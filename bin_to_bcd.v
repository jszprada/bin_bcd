==> flow/design.v <==
module bcd_shl_1
(	
	input wire CLK,
	input wire RST,
	input wire       ADD1,
	output reg [3:0] DAT,
	output wire       OVERFLOW
);		
reg r;
always @(posedge CLK or posedge RST)
if (RST) begin
	DAT <= 0;		
end else begin	
	DAT <= 
		(DAT==0) ? {3'd0, ADD1} :  
		(DAT==1) ? {3'd1, ADD1} :  
		(DAT==2) ? {3'd2, ADD1} :  
		(DAT==3) ? {3'd3, ADD1} :  
		(DAT==4) ? {3'd4, ADD1} :  
		(DAT==5) ? {3'd0, ADD1} :  
		(DAT==6) ? {3'd1, ADD1} :  
		(DAT==7) ? {3'd2, ADD1} :  
		(DAT==8) ? {3'd3, ADD1} :  
		(DAT==9) ? {3'd4, ADD1} :  
		{3'd7, ADD1};	  
end	
assign OVERFLOW = ((DAT>=0) && (DAT<=4)) ? 1'b0 : 1'b1;
endmodule
module bin_to_bcd
( 
input wire CLK,
input wire RST,
input wire  [31:0] I_DAT, 
input wire         I_STB,
output wire [39:0] O_DAT, 
output wire        O_STB
);	
reg [31:0] bin;
reg [32:0] bst;
always @(posedge CLK or posedge RST)
if (RST) begin
	bin <= 0;  
	bst <= 0;
end else begin	
	if (I_STB) 		 
	begin
		bin <= I_DAT;
		bst <= 1;
	end else begin	 
		bin <= (bin<<1);
		bst <= (bst<<1);
	end
end	   
wire [3:0] bcd9,bcd8,bcd7,bcd6,bcd5,bcd4,bcd3,bcd2,bcd1,bcd0;
wire [9:0] ovr;
bcd_shl_1 b0 (.CLK(CLK), .RST(RST), .ADD1(bin[31]), .DAT(bcd0), .OVERFLOW(ovr[0]) );
bcd_shl_1 b1 (.CLK(CLK), .RST(RST), .ADD1(ovr[0]), . DAT(bcd1), .OVERFLOW(ovr[1]) );
bcd_shl_1 b2 (.CLK(CLK), .RST(RST), .ADD1(ovr[1]), . DAT(bcd2), .OVERFLOW(ovr[2]) );
bcd_shl_1 b3 (.CLK(CLK), .RST(RST), .ADD1(ovr[2]), . DAT(bcd3), .OVERFLOW(ovr[3]) );
bcd_shl_1 b4 (.CLK(CLK), .RST(RST), .ADD1(ovr[3]), . DAT(bcd4), .OVERFLOW(ovr[4]) );
bcd_shl_1 b5 (.CLK(CLK), .RST(RST), .ADD1(ovr[4]), . DAT(bcd5), .OVERFLOW(ovr[5]) );
bcd_shl_1 b6 (.CLK(CLK), .RST(RST), .ADD1(ovr[5]), . DAT(bcd6), .OVERFLOW(ovr[6]) );
bcd_shl_1 b7 (.CLK(CLK), .RST(RST), .ADD1(ovr[6]), . DAT(bcd7), .OVERFLOW(ovr[7]) );
bcd_shl_1 b8 (.CLK(CLK), .RST(RST), .ADD1(ovr[7]), . DAT(bcd8), .OVERFLOW(ovr[8]) );
bcd_shl_1 b9 (.CLK(CLK), .RST(RST), .ADD1(ovr[8]), . DAT(bcd9), .OVERFLOW(ovr[9]) );
assign O_DAT = {bcd9,bcd8,bcd7,bcd6,bcd5,bcd4,bcd3,bcd2,bcd1,bcd0};
assign O_STB = bst[32];
endmodule
---- From RTL to reports: bin_to_bcd ----
The steps from the RTL of bin_to_bcd to its reports follow in flow order.
Lines are those of the file above, counted from 1.
Library cell names are shortened.
The mark -- stands for no value.
inputs
  top ..................................... bin_to_bcd
  clock port .............................. CLK
  standard-cell library ................... sky130hd
  timing corner ........................... tt_025C_1v80

---- Word level ----
Yosys after proc, flatten, opt, wreduce and memory -nomap, before mapping. Enables and synchronous resets that opt folds into registers are not counted as muxes. Memory bits, and registers merged into a memory's read port (data or address), are not among the register bits. Print and check cells are not counted. Equal cells are merged and count once.
bit counts
  bits in registers ....................... 105
  input bits .............................. 35
  output and inout bits ................... 41
  cells after elaboration ................. 250
operators by class
  order comparisons ....................... 18
  equal/unequal tests ..................... 90
  mux-type cells .......................... 111
  reduce/logical cells .................... 19
operators by type and width
  cell                                                                          count
  4-bit two-way mux                                                             90
  4-bit by 3-bit == test with 1-bit output with constant B                      40
  4-bit by 2-bit == test with 1-bit output with constant B                      20
  4-bit == test with constant B                                                 20
  4-bit by 1-bit == test with 1-bit output with constant B                      10
  4-bit zero test                                                               10
  4-bit by 1-bit greater-or-equal comparator with 1-bit output with constant B  9
  4-bit by 3-bit less-or-equal comparator with 1-bit output with constant B     9
  33-bit two-way mux                                                            1
  32-bit two-way mux                                                            1
  3-bit two-way mux                                                             10
  1-bit logical AND                                                             9
  1-bit two-way mux                                                             9

---- Longest topological paths ----
Yosys ltp: most cells in a row. Word level: on the elaborated netlist, between registers, memories and ports. Mapped: between sequential cells and ports; inverters and the memories' decode and read muxes count.
logic depth
  depth after elaboration ................. 13
  ABC_AREA ................................ 0
  mapped depth ............................ 3

---- Synthesis result ----
Yosys stat after the flow's synthesis: flattened, memories mapped to cells. It holds for the ABC_AREA given above (unset counts as 0); a run with the other value may have another netlist.
The area totals of this step are shown rounded.
cell types
  type      count  total area (um2)
  dfrtp_1   105    2627.52
  mux2_4    27     405.389
  nor2b_1   38     237.728
  mux2_2    13     146.39
  a21oi_1   23     115.11
  nand2b_1  17     106.352
  nor2_1    22     82.579
  xor2_1    9      78.826
  o21ai_0   11     55.053
  o22a_1    6      52.55
  buf_12    2      40.038
  and4bb_2  3      37.536
  nor3_2    3      30.029
  nor3b_1   4      30.029
  buf_6     2      22.522
  buf_2     3      15.014
  nor3_1    3      15.014
  inv_1     3      11.261
Other cell types: 4; their cells: 4.
mapped netlist
  cells in the netlist .................... 298
  chip area (Yosys) ....................... 4130 um2
  sequential part of the area ............. 2630 um2
  flip-flop cells ......................... 105
  buffers ................................. 7
The figures by module come from a second, unflattened synthesis with its own total; it is not the netlist above.
unflattened totals
  cells (unflattened synthesis) ........... 307
  area total of the unflattened synthesis .. 4180 um2
Rows give one instance, submodules left out.
modules
  module      instances  cells  area (um2)  seq. area (um2)
  bin_to_bcd  1          137    2360        1630
  bcd_shl_1   10         17     181         100

---- Timing after synthesis ----
OpenSTA on the mapped netlist: ideal clock, no wires. The path of least setup slack (recovery checks aside). Input and output delay are each 20% of the period. Register names are those of the netlist, which keeps one name where synthesis merged equal registers.
timing path after synthesis
  path type ............................... reg2reg
  from .................................... register b2.DAT[0]
  to ...................................... register b2.DAT[3]
  period .................................. 1.12 ns
  library setup time ...................... 0.125 ns
  launch time at the first pin ............ 0.000 ns
  arrival ................................. 0.894 ns
  setup slack ............................. 0.101 ns
  path delay .............................. 1.019 ns
  driving pins on the path ................ 3
  period reached after synthesis .......... 1.019 ns
"path delay" is the arrival time less input delay plus setup time.
"driving pins on the path" counts driving pins, that of a launching flip-flop among them; a cell with two outputs on the path counts twice.
"period reached after synthesis" = period - worst setup slack (recovery checks aside). The figure is calculated, with input and output delays left at 20% of the set period.
The rows between start and end are the longest chain of elaborated cells between them; the timing report does not say that the signal goes this way. Where chains are equally long, one stands for them.
Each line given opens the expression or statement behind the cell; cells for indexed reads and writes are added by Yosys, which also makes memories of some case tables.
on the way, after synthesis
  cell sequence ........................... dfrtp_1 -> nor2_1 -> mux2_2
  length of the longest elaborated chain .. 10
ends and longest elaborated chain, after synthesis
  element            line  text
  start, declared    6     output reg [3:0] DAT,
  start, assigned    12    DAT <= 0;
  start, assigned    14    DAT <=
  4-bit == test      23    (DAT==8) ? {3'd3, ADD1} :
  4-bit two-way mux  23
  4-bit two-way mux  22    (DAT==7) ? {3'd2, ADD1} :
  4-bit two-way mux  21    (DAT==6) ? {3'd1, ADD1} :
  4-bit two-way mux  20    (DAT==5) ? {3'd0, ADD1} :
  4-bit two-way mux  19    (DAT==4) ? {3'd4, ADD1} :
  4-bit two-way mux  18    (DAT==3) ? {3'd3, ADD1} :
  4-bit two-way mux  17    (DAT==2) ? {3'd2, ADD1} :
  4-bit two-way mux  16    (DAT==1) ? {3'd1, ADD1} :
  4-bit two-way mux  15    (DAT==0) ? {3'd0, ADD1} :
  end, assigned      12
  end, assigned      14
  end, declared      6

---- Path in the finished layout ----
Path of least setup slack in the final report of entry B (OpenROAD, finished layout, wires in). Where an end is a register, its clock arrival counts in the times.
timing path after layout
  path type ............................... reg2reg
  from .................................... register b7.DAT[1]
  to ...................................... register b7.DAT[3]
  period .................................. 1.23 ns
  library setup time ...................... 0.10 ns
  launch time at the first pin ............ 0.36 ns
  arrival ................................. 1.44 ns
  setup slack ............................. 0.04 ns
  driving pins on the path ................ 5
The rows between start and end are the longest chain of elaborated cells between them; the timing report does not say that the signal goes this way. Where chains are equally long, one stands for them.
on the way, after layout
  cell sequence ........................... dfrtp_1 -> buf_4 -> buf_4 -> nor2_2 -> mux2_2
  length of the longest elaborated chain .. 10
ends and longest elaborated chain, after layout
  element            line  text
  start, declared    6     output reg [3:0] DAT,
  start, assigned    12    DAT <= 0;
  start, assigned    14    DAT <=
  4-bit == test      23    (DAT==8) ? {3'd3, ADD1} :
  4-bit two-way mux  23
  4-bit two-way mux  22    (DAT==7) ? {3'd2, ADD1} :
  4-bit two-way mux  21    (DAT==6) ? {3'd1, ADD1} :
  4-bit two-way mux  20    (DAT==5) ? {3'd0, ADD1} :
  4-bit two-way mux  19    (DAT==4) ? {3'd4, ADD1} :
  4-bit two-way mux  18    (DAT==3) ? {3'd3, ADD1} :
  4-bit two-way mux  17    (DAT==2) ? {3'd2, ADD1} :
  4-bit two-way mux  16    (DAT==1) ? {3'd1, ADD1} :
  4-bit two-way mux  15    (DAT==0) ? {3'd0, ADD1} :
  end, assigned      12
  end, assigned      14
  end, declared      6

Memo
Re: implementation data of bin_to_bcd

bin_to_bcd through Yosys and OpenROAD on sky130hd: 2 stored runs, unordered, with their settings and measured results. The constraints put input and output delay at 20% of the set period each and load the outputs with 0.01 pF.
"achieved period" is the run's clock period less its worst setup slack. It is reckoned from that one timing run; input and output delays stay at 20% of the period that was set.
"time of the worst setup path" = time allowed to the worst setup path (clock period - input delay - output delay, where it has them) - its slack; a late launch clock adds to it, a late capture clock takes from it.
"total power after layout" is the tool's figure for a default switching activity; nothing was simulated.
Results are given in rounded form.

---- entry A ----
settings
  period_ns = 1.44
  CORE_UTILIZATION = 69
  SETUP_SLACK_MARGIN = 0.35
  PLACE_DENSITY_LB_ADDON = 0.25
  HOLD_SLACK_MARGIN = 0.05
  CORE_ASPECT_RATIO = 0.6
  CORE_MARGIN = 6
  GPL_TIMING_DRIVEN = 0
  GPL_ROUTABILITY_DRIVEN = 1
  CTS_CLUSTER_SIZE = 41
  CAP_MARGIN = 30
  SLEW_MARGIN = 15
results
  no results, clock tree synthesis failed with DPL-0038

---- entry B ----
settings
  period_ns = 1.23
  CAP_MARGIN = 20
  CORE_MARGIN = 2
  CORE_UTILIZATION = 40
  SLEW_MARGIN = 20
results
  chip area in the Yosys report ........... 4130 um2
  post-layout utilization ................. 53.4%
  time of the worst setup path ............ 1.19 ns
  type of the worst setup path ............ reg2reg
  setup slack of the worst path ........... 0.040 ns
  setup TNS ............................... 0.000 ns
  total die area .......................... 11200 um2
  total power after layout ................ 10.8 mW
  achieved period ......................... 1.190 ns
  standard-cell area after layout ......... 5440 um2
